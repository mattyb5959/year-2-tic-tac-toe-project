==> flow/design.v <==
module position_reg(clk, rst, illegal_move, PC_en, PL_en, pos1,pos2,pos3,pos4,pos5,pos6,pos7,pos8,pos9);
input clk, rst, illegal_move;
input [8:0] PC_en, PL_en;
output reg [1:0] pos1, pos2, pos3, pos4, pos5, pos6, pos7, pos8, pos9;
always@(posedge clk or posedge rst)
begin
 if(rst)
 pos1 <= 2'b00;
 else begin
 if(illegal_move==1'b1)
    pos1 <= pos1; 
   else if(PC_en[0]==1'b1)
    pos1 <= 2'b10;  
   else if (PL_en[0]==1'b1)
    pos1 <= 2'b01; 
   else 
    pos1 <= pos1; 
  end 
 end 
always@(posedge clk or posedge rst)
begin
 if(rst)
 pos2 <= 2'b00;
  else begin
   if(illegal_move==1'b1)
    pos2 <= pos2; 
   else if(PC_en[1]==1'b1)
    pos2 <= 2'b10;  
   else if (PL_en[1]==1'b1)
    pos2 <= 2'b01; 
   else 
    pos2 <= pos2; 
  end 
 end 
always@(posedge clk or posedge rst)
begin
 if(rst)
 pos3 <= 2'b00;
  else begin
   if(illegal_move==1'b1)
    pos3 <= pos3; 
   else if(PC_en[2]==1'b1)
    pos3 <= 2'b10;  
   else if (PL_en[2]==1'b1)
    pos3 <= 2'b01; 
   else 
    pos3 <= pos3; 
  end 
 end  
always@(posedge clk or posedge rst)
begin
 if(rst)
 pos4 <= 2'b00;
  else begin
   if(illegal_move==1'b1)
    pos4 <= pos4; 
   else if(PC_en[3]==1'b1)
    pos4 <= 2'b10;  
   else if (PL_en[3]==1'b1)
    pos4 <= 2'b01; 
   else 
    pos4 <= pos4; 
  end 
 end 
always@(posedge clk or posedge rst)
begin
 if(rst)
 pos5 <= 2'b00;
  else begin
   if(illegal_move==1'b1)
    pos5 <= pos5; 
   else if(PC_en[4]==1'b1)
    pos5 <= 2'b10;  
   else if (PL_en[4]==1'b1)
    pos5 <= 2'b01; 
   else 
    pos5 <= pos5; 
  end 
 end 
always@(posedge clk or posedge rst)
begin
 if(rst)
 pos6 <= 2'b00;
  else begin
   if(illegal_move==1'b1)
    pos6 <= pos6; 
   else if(PC_en[5]==1'b1)
    pos6 <= 2'b10;  
   else if (PL_en[5]==1'b1)
    pos6 <= 2'b01; 
   else 
    pos6 <= pos6; 
  end 
 end 
always@(posedge clk or posedge rst)
begin
 if(rst)
   pos7 <= 2'b00;
  else begin
   if(illegal_move==1'b1)
    pos7 <= pos7; 
   else if(PC_en[6]==1'b1)
    pos7 <= 2'b10;  
   else if (PL_en[6]==1'b1)
    pos7 <= 2'b01; 
   else 
    pos7 <= pos7; 
  end 
 end 
always@(posedge clk or posedge rst)
begin
 if(rst)
 pos8 <= 2'b00;
  else begin
   if(illegal_move==1'b1)
    pos8 <= pos8; 
   else if(PC_en[7]==1'b1)
    pos8 <= 2'b10;  
   else if (PL_en[7]==1'b1)
    pos8 <= 2'b01; 
   else 
    pos8 <= pos8; 
  end 
 end 
always@(posedge clk or posedge rst)
begin
 if(rst)
   pos9 <= 2'b00;
  else begin
   if(illegal_move==1'b1)
    pos9 <= pos9; 
   else if(PC_en[8]==1'b1)
    pos9 <= 2'b10;  
   else if (PL_en[8]==1'b1)
    pos9 <= 2'b01; 
   else 
    pos9 <= pos9; 
  end 
 end  
endmodule 
Step by step through the tools: position_reg
What the tools print for position_reg, step after step.
Lines are those of the file above, counted from 1.
Cell names lack the library's common part.
{"block": "design", "design": "position_reg", "clk_port": "clk", "cell_library": "sky130hd", "lib_corner": "tt_025C_1v80"}

After elaboration
Counts by Yosys on the flattened word-level netlist (proc, flatten, opt, wreduce; memories kept). Register bits leave out memories and registers merged into their read ports (data or address). Print and check cells are left out. Cells with the same type and inputs are merged into one.
{"block": "bits", "register_bits": 18, "elab_cells": 46, "out_inout_bits": 18}
{"block": "op_classes", "n_reduce_logical": 18, "mux": 18, "n_logic": 1}
{"block": "op_table", "op": "2-bit two-way mux", "n": 18}
{"block": "op_table", "op": "2-bit AND reduction", "n": 9}
{"block": "op_table", "op": "2-bit nonzero test", "n": 9}
{"block": "op_table", "op": "1-bit inverter", "n": 1}

Logic depth
Longest topological path by Yosys (ltp), each cell counted once; first at word level (registers and memories cut), then after technology mapping (sequential cells cut; the memories' decode and read muxes count).
{"block": "logic_depth", "depth_word": 2, "ABC_AREA": 1, "mapped_depth": 5}

Netlist
Yosys stat after the flow's synthesis: flattened, memories mapped to cells. It holds for the ABC_AREA given above (unset counts as 0); a run with the other value may have another netlist.
{"block": "types", "cell": "dfrtp_1", "n": 18}
{"block": "types", "cell": "nand2_1", "n": 45}
{"block": "types", "cell": "nand3_1", "n": 8}
{"block": "types", "cell": "nand3b_1", "n": 5}
{"block": "types", "cell": "o21ai_0", "n": 7}
{"block": "types", "cell": "inv_1", "n": 9}
{"block": "types", "cell": "o21ai_2", "n": 2}
{"block": "types", "cell": "buf_8", "n": 1}
{"block": "types", "cell": "buf_6", "n": 1}
{"block": "types", "cell": "inv_2", "n": 1}
{"block": "synth_totals", "ff_cells": 18, "mapped_area_um2": 813.3, "stdcells": 97, "seq_area_um2": 450.4}

Worst setup path after synthesis
OpenSTA on the mapped netlist: ideal clock, no wires. The path of least setup slack (recovery checks aside). Input and output delay are each 20% of the period. Register names are those of the netlist, which keeps one name where synthesis merged equal registers.
{"block": "synth_timing", "kind": "input to register", "startpoint": "input illegal_move", "endpoint": "register pos4[0]", "t_required_ps": 800, "t_arrival_ps": 543, "path_delay_ps": 477, "tclk_ps": 917, "path_stages": 5, "launch_ps": 183, "input_delay_ps": 183, "setup_slack_ps": 257, "synth_period_reached_ps": 660}
"path_delay_ps" is the arrival time less input delay plus setup time.
"path_stages" counts driving pins, that of a launching flip-flop among them; a cell with two outputs on the path counts twice.
"synth_period_reached_ps" is the clock period less the worst setup slack; recovery checks do not enter. This is arithmetic on one report: input and output delays are still those of the set period (20% each).
The rows between start and end are the longest chain of elaborated cells between them; the timing report does not say that the signal goes this way. Where chains are equally long, one stands for them.
Each line given opens the expression or statement behind the cell; cells for indexed reads and writes are added by Yosys, which also makes memories of some case tables.
A register here has more assigning lines than the two given.
{"block": "synth_between", "cell_sequence": "inv_2 -> buf_8 -> o21ai_2 -> nand2_1 -> nand2_1", "elab_chain_len": 2, "cone_cells": 2, "cone_lines": 0, "classes_between": "1 x logic; 1 x reduce/logical"}
{"block": "synth_lines", "element": "start: declaration", "line_no": 2, "text": "input clk, rst, illegal_move;"}
{"block": "synth_lines", "element": "1-bit inverter"}
{"block": "synth_lines", "element": "2-bit AND reduction"}
{"block": "synth_lines", "element": "end: assignment", "line_no": 56, "text": "pos4 <= pos4;"}
{"block": "synth_lines", "element": "end: assignment", "line_no": 62, "text": "pos4 <= pos4;"}
{"block": "synth_lines", "element": "end: declaration", "line_no": 4, "text": "output reg [1:0] pos1, pos2, pos3, pos4, pos5, pos6, pos7, pos8, pos9;"}

Path in the finished layout
Path of least setup slack in the final report of record 2 (OpenROAD, finished layout, wires in). Where an end is a register, its clock arrival counts in the times.
The path's times are printed in steps of 10 ps; the period is the one set.
{"block": "layout_timing", "kind": "register to output", "startpoint": "register pos9[1]", "endpoint": "output pos9[1]", "t_arrival_ps": 790, "setup_slack_ps": 40, "tclk_ps": 1040, "launch_ps": 250, "t_required_ps": 830, "output_delay_ps": 210, "path_stages": 2}
A register here has more assigning lines than the two given.
{"block": "layout_between", "cell_sequence": "dfrtp_1 -> buf_2", "elab_chain_len": 0, "cone_cells": 0, "cone_lines": 0}
{"block": "layout_lines", "element": "start: declaration", "line_no": 4, "text": "output reg [1:0] pos1, pos2, pos3, pos4, pos5, pos6, pos7, pos8, pos9;"}
{"block": "layout_lines", "element": "start: assignment", "line_no": 131, "text": "pos9 <= pos9;"}
{"block": "layout_lines", "element": "start: assignment", "line_no": 137, "text": "pos9 <= pos9;"}
{"block": "layout_lines", "element": "end: declaration", "line_no": 4}

FLOW RESULTS
============

Module position_reg, platform sky130hd: 2 stored runs of the flow (Yosys, OpenROAD) with differing settings, in no particular order. Input and output delays are each 20% of the period that was set; the output load is 0.01 pF.
"period_reached_ps" means the clock period less the worst setup slack. The figure is calculated, with input and output delays left at 20% of the set period.
"worstPathTime_ps" is the time allowed to the run's worst setup path (the clock period less input and output delay, where it has them) less its slack. Clock arrival times count: a late capture clock shortens it, a late launch clock lengthens it.
By "design_power_uw" is meant OpenSTA's value without simulated activity: inputs other than the clock are taken to toggle once in ten clock periods, and the tool carries that through the logic.
"worstPathTime_ps" is known to 10 ps.

Record 1
==> flow/run.sh <==
#!/bin/bash
# the make line also repeats the synthesis and layout settings of config.mk as NAME=value (left out here)
make -C /OpenROAD-flow-scripts/flow DESIGN_CONFIG=/design/flow/config.mk WORK_HOME=/design/flow/orfs CLKGATE_MAP_FILE= finish
==> flow/config.mk <==
export PLATFORM = sky130hd
export DESIGN_NAME = position_reg
export DESIGN_NICKNAME = position_reg
export VERILOG_FILES = /design/flow/design.v
export SDC_FILE = /design/flow/constraint.sdc
export NUM_CORES = 4
export LEC_CHECK = 0
export CAP_MARGIN = 20
export CORE_MARGIN = 2
export CORE_UTILIZATION = 59
export SLEW_MARGIN = 20
==> flow/constraint.sdc <==
create_clock -name core_clock -period 0.731 [get_ports {clk}]
set_input_delay 0.1462 -clock core_clock [delete_from_list [all_inputs] [get_ports {clk}]]
set_output_delay 0.1462 -clock core_clock [all_outputs]
set_load 0.01 [all_outputs]

==> results of record 1, as JSON <==
{
  "outcome": "stopped before the end: placement reported DPL-0033"
}

Record 2
==> flow/run.sh <==
#!/bin/bash
# the make line also repeats the synthesis and layout settings of config.mk as NAME=value (left out here)
make -C /OpenROAD-flow-scripts/flow DESIGN_CONFIG=/design/flow/config.mk WORK_HOME=/design/flow/orfs CLKGATE_MAP_FILE= finish
==> flow/config.mk <==
export PLATFORM = sky130hd
export DESIGN_NAME = position_reg
export DESIGN_NICKNAME = position_reg
export VERILOG_FILES = /design/flow/design.v
export SDC_FILE = /design/flow/constraint.sdc
export NUM_CORES = 4
export LEC_CHECK = 0
export ABC_AREA = 1
export CAP_MARGIN = 15
export CELL_PAD_IN_SITES_DETAIL_PLACEMENT = 1
export CORE_MARGIN = 7
export CORE_UTILIZATION = 16
export CTS_CLUSTER_SIZE = 37
export MAX_ROUTING_LAYER = met4
export MIN_ROUTING_LAYER = met1
export PLACE_DENSITY_LB_ADDON = 0.16
export SETUP_SLACK_MARGIN = -0.04
export SLEW_MARGIN = 20
==> flow/constraint.sdc <==
create_clock -name core_clock -period 1.04 [get_ports {clk}]
set_input_delay 0.2080 -clock core_clock [delete_from_list [all_inputs] [get_ports {clk}]]
set_output_delay 0.2080 -clock core_clock [all_outputs]
set_load 0.01 [all_outputs]

==> results of record 2, as JSON <==
{
  "yosys_chip_area_um2": 813.3,
  "die_um2": 7275.2,
  "final_stdcell_area_um2": 1301.2,
  "layout_utilization_frac": 0.27,
  "setup_worst_slack_ps": 43,
  "total_negative_slack_ps": 0,
  "design_power_uw": 1793,
  "period_reached_ps": 997,
  "worstPathTime_ps": 790,
  "timing.worst_path_kind": "register to output"
}
